==> flow/design.v <==
module Computing(
  input         clock,
  input         reset,
  input         io_out_ready,
  output        io_out_valid,
  output [31:0] io_out_bits_x,
  output [31:0] io_out_bits_y,
  output        io_in_ready,
  input         io_in_valid,
  input  [31:0] io_in_bits_x,
  input  [31:0] io_in_bits_y
);
  reg [1:0] stateReg;  
  reg [31:0] xReg;  
  reg [31:0] yReg;  
  reg [3:0] cntReg;  
  wire  _T_2 = 2'h0 == stateReg;  
  wire [31:0] _GEN_0 = io_in_valid ? $signed(io_in_bits_x) : $signed(xReg);  
  wire [31:0] _GEN_1 = io_in_valid ? $signed(io_in_bits_y) : $signed(yReg);  
  wire  _T_3 = 2'h1 == stateReg;  
  wire [35:0] _T_4 = $signed(xReg) * 4'sh5;  
  wire [34:0] _T_5 = $signed(yReg) * 3'sh3;  
  wire [35:0] _GEN_16 = {{1{_T_5[34]}},_T_5};  
  wire [35:0] _T_8 = $signed(_T_4) + $signed(_GEN_16);  
  wire [34:0] _T_9 = $signed(xReg) * 3'sh3;  
  wire [34:0] _T_10 = $signed(yReg) * 3'sh2;  
  wire [34:0] _T_13 = $signed(_T_9) - $signed(_T_10);  
  wire [3:0] _T_16 = cntReg + 4'h1;  
  wire  _T_17 = 2'h2 == stateReg;  
  wire [1:0] _GEN_6 = io_out_ready ? 2'h0 : stateReg;  
  wire [35:0] _GEN_8 = _T_3 ? $signed(_T_8) : $signed({{4{xReg[31]}},xReg});  
  wire [34:0] _GEN_9 = _T_3 ? $signed(_T_13) : $signed({{3{yReg[31]}},yReg});  
  wire [35:0] _GEN_12 = _T_2 ? $signed({{4{_GEN_0[31]}},_GEN_0}) : $signed(_GEN_8);  
  wire [34:0] _GEN_13 = _T_2 ? $signed({{3{_GEN_1[31]}},_GEN_1}) : $signed(_GEN_9);  
  assign io_out_valid = stateReg == 2'h2;  
  assign io_out_bits_x = xReg;  
  assign io_out_bits_y = yReg;  
  assign io_in_ready = stateReg == 2'h0;  
  always @(posedge clock) begin
    if (reset) begin  
      stateReg <= 2'h0;  
    end else if (_T_2) begin  
      if (io_in_valid) begin  
        stateReg <= 2'h1;  
      end
    end else if (_T_3) begin  
      if (cntReg == 4'h8) begin  
        stateReg <= 2'h2;  
      end
    end else if (_T_17) begin  
      stateReg <= _GEN_6;
    end
    if (reset) begin  
      xReg <= 32'sh0;  
    end else begin
      xReg <= _GEN_12[31:0];
    end
    if (reset) begin  
      yReg <= 32'sh0;  
    end else begin
      yReg <= _GEN_13[31:0];
    end
    if (reset) begin  
      cntReg <= 4'h0;  
    end else if (_T_2) begin  
      if (io_in_valid) begin  
        cntReg <= 4'h1;  
      end
    end else if (_T_3) begin  
      if (!(cntReg == 4'h8)) begin  
        cntReg <= _T_16;  
      end
    end
  end
endmodule
# Reports on Computing
# What the tools print for Computing, step after step.
# Line numbers count from 1 in the design file above.
# Operators carry their Yosys type and port widths (W data, S select, Z words).
# Cell names lack the library's common part.
# The mark -- stands for no value.
# inputs
design,Computing
clock_port,clock
cell_library,sky130hd
corner,tt_025C_1v80

# Word-level counts
# Yosys after proc, flatten, opt, wreduce and memory -nomap, before mapping. Memory bits, and registers merged into a memory's read port (data or address), are not among the register bits. Print and check cells are not counted.
# word_totals
latch_bits,0
register_bits,70
clocked_rd_ports_x_width,0
mem_count,0
ramBits,0
output_inout_bits,66
inputBits,68
mem_bits_ro,0
# op_classes
mux,16
reduce_logical,7
div_mod_pow,0
n_shift,0
n_logic,0
mul,3
n_cmp,0
equal,7
add_sub_neg,3
# op_table
op,n
$mul A32 B3 Y32 const B,2
$mux W32,6
$mul A32 B4 Y32 const B,1
$add A32 B32 Y32,1
$sub A32 B32 Y32,1
$mux W4,4
$mux W2,6
$reduce_bool A3 Y1,2
$ne A2 B2 Y1 const B,2
$add A4 B1 Y4 const B,1
$eq A4 B4 Y1 const B,1
$reduce_and A4 Y1,1
$ne A3 B1 Y1 const B,1
$reduce_and A3 Y1,1
$eq A1 B2 Y1 const A,1
$eq A2 B2 Y1 const A,1
$eq A2 B2 Y1 const B,1
$logic_not A2 Y1,1
$reduce_and A2 Y1,1
$reduce_bool A2 Y1,1

# Depth
# Yosys ltp: most cells in a row. Word level: on the elaborated netlist, between registers, memories and ports. Mapped: between sequential cells and ports; inverters and the memories' decode and read muxes count.
# depth
depth_word,4
ABC_AREA,1
mapped_depth,20

# Mapped cells and area
# The flow's flattened synthesis, as Yosys stat reports it; memories are mapped. The netlist is that of the ABC_AREA named above (0 if unset); the other value can give another one.
# The area totals of this step are shown rounded.
# synth_totals
buf_cells,33
ffs,71
area_um2,12000
sequential_area_um2,1400
cells,1824
# types
cell,n,area_total_um2
ha_1,154,1.93E+03
inv_1,493,1.85E+03
fa_1,87,1741.67
nand2_1,444,1.67E+03
dfxtp_1,71,1.42E+03
a21oi_1,100,500.48
nand3_1,89,445.427
nor2_1,118,442.925
o21ai_0,64,320.307
xor2_1,22,192.685
nand2_2,19,118.864
nand4_1,18,112.608
nor2_2,14,87.584
o22ai_1,14,87.584
clkbuf_1,19,71.318
nand3_2,7,70.067
or2_2,10,62.56
a21oi_2,7,61.309
# Other cell types: 23; their cells: 74.

# Path before layout
# Path of least setup slack by OpenSTA after synthesis, without wires, with an ideal clock, recovery checks aside; 20% of the period is set as input and as output delay. Where synthesis merged equal registers, the netlist keeps one of their names.
# synth_path
kind,register to register
start,reg yReg[7]
end,reg xReg[31]
launch_ns,0.000
delay_ns,3.301
path_stages,21
path_slack_ns,1.399
period_ns,4.7
t_arrival_ns,3.179
required_time_ns,4.578
period_less_setup_slack_ns,3.301
# "delay_ns" = arrival - input delay + setup time.
# "path_stages": output pins that drive a net of the path, with the launching flip-flop's if there is one; two outputs of one cell count as two.
# "period_less_setup_slack_ns" = period - worst setup slack (recovery checks aside). The figure is calculated, with input and output delays left at 20% of the set period.
# The rows between start and end are the longest chain of elaborated cells between them; the timing report does not say that the signal goes this way. Where chains are equally long, one stands for them.
# Each line given opens the expression or statement behind the cell; cells for indexed reads and writes are added by Yosys, which also makes memories of some case tables.
# synth_between
cell_sequence,dfxtp_1 ha_1 fa_1 ha_1 inv_1 fa_1 inv_1 ha_1 nand2_1 nor2_4 inv_1 nor2_2 nand2_1 nand2_2 nand2_2 nand2_1 nand2_1 nand2_1 nand2_1 nand2_1 a21oi_2
elab_chain_cells,4
cells_between,4
classes_between,add/sub (1); mul (1); mux (2)
# synth_lines
item,line_no,source
start: declaration,15,reg [31:0] yReg;
start: assignment,59,yReg <= 32'sh0;
start: assignment,61,yReg <= _GEN_13[31:0];
$mul A32 B3 Y32,22,wire [34:0] _T_5 = $signed(yReg) * 3'sh3;
$add A32 B32 Y32,24,wire [35:0] _T_8 = $signed(_T_4) + $signed(_GEN_16);
$mux W32,31,"wire [35:0] _GEN_8 = _T_3 ? $signed(_T_8) : $signed({{4{xReg[31]}},xReg});"
$mux W32,33,"wire [35:0] _GEN_12 = _T_2 ? $signed({{4{_GEN_0[31]}},_GEN_0}) : $signed(_GEN_8);"
end: assignment,54,xReg <= 32'sh0;
end: assignment,56,xReg <= _GEN_12[31:0];
end: declaration,14,reg [31:0] xReg;

# Path in the finished layout
# From the final timing report of run A: the path of least setup slack in the routed layout; clock arrival at registers is part of the times.
# layout_path
kind,register to register
start,reg yReg[8]
end,reg xReg[31]
t_arrival_ns,3.75
launch_ns,0.37
path_slack_ns,-0.15
path_stages,21
required_time_ns,3.60
period_ns,3.35
# The rows between start and end are the longest chain of elaborated cells between them; the timing report does not say that the signal goes this way. Where chains are equally long, one stands for them.
# layout_between
cell_sequence,dfxtp_4 ha_4 fa_1 ha_1 inv_2 fa_1 inv_2 ha_4 nand2_4 nor2_4 inv_2 nor2_4 nand2_2 nand2_4 nand2_4 nand2_1 nand2_1 nand2_1 nand2_1 nand2_1 a21oi_2
elab_chain_cells,4
cells_between,4
classes_between,add/sub (1); mul (1); mux (2)
# layout_lines
item,line_no,source
start: declaration,15,reg [31:0] yReg;
start: assignment,59,yReg <= 32'sh0;
start: assignment,61,yReg <= _GEN_13[31:0];
$mul A32 B3 Y32,22,wire [34:0] _T_5 = $signed(yReg) * 3'sh3;
$add A32 B32 Y32,24,wire [35:0] _T_8 = $signed(_T_4) + $signed(_GEN_16);
$mux W32,31,"wire [35:0] _GEN_8 = _T_3 ? $signed(_T_8) : $signed({{4{xReg[31]}},xReg});"
$mux W32,33,"wire [35:0] _GEN_12 = _T_2 ? $signed({{4{_GEN_0[31]}},_GEN_0}) : $signed(_GEN_8);"
end: assignment,54,xReg <= 32'sh0;
end: assignment,56,xReg <= _GEN_12[31:0];
end: declaration,14,reg [31:0] xReg;

# Top module Computing; platform sky130hd; tools Yosys and OpenROAD; 2 stored runs in no particular order. Input and output delays are each 20% of the period that was set; the output load is 0.01 pF.
# "period_less_ws_ns": clock period set for the run, less the worst setup slack. It is reckoned from that one timing run; input and output delays stay at 20% of the period that was set.
# "worst_path_allowed_less_slack_ns" is the time allowed to the run's worst setup path (the clock period less input and output delay, where it has them) less its slack. Clock arrival times count: a late capture clock shortens it, a late launch clock lengthens it.
# By "power_total_uw" is meant OpenSTA's value without simulated activity: inputs other than the clock are taken to toggle once in ten clock periods, and the tool carries that through the logic.
# Results are given in rounded form.
# A setting shown as . is not set for that run.
setting or result,run A,run B
period_ns,3.35,3.27
CORE_UTILIZATION,48,35
SETUP_SLACK_MARGIN,0.46,-0.09
PLACE_DENSITY_LB_ADDON,0.0,.
ABC_AREA,1,.
GPL_TIMING_DRIVEN,0,1
CTS_CLUSTER_SIZE,27,.
CAP_MARGIN,0,20
MIN_ROUTING_LAYER,met1,.
MAX_ROUTING_LAYER,met5,met5
CORE_MARGIN,2,2
SLEW_MARGIN,20,20
PLACE_DENSITY,.,0.46
CORE_ASPECT_RATIO,.,0.82
TNS_END_PERCENT,.,85
CTS_CLUSTER_DIAMETER,.,161
cell_area_final_um2,18000,16000
worst_path_allowed_less_slack_ns,3.50,3.96
worst_setup_path_type,register to register,register to register
final_die_area_um2,26000,30000
final_setup_ws_ns,-0.15,-0.69
period_less_ws_ns,3.502,3.959
post_synth_area_um2,12000,10000
timing.setup.tns_ns,-1.6,-15
power_total_uw,14000,11000
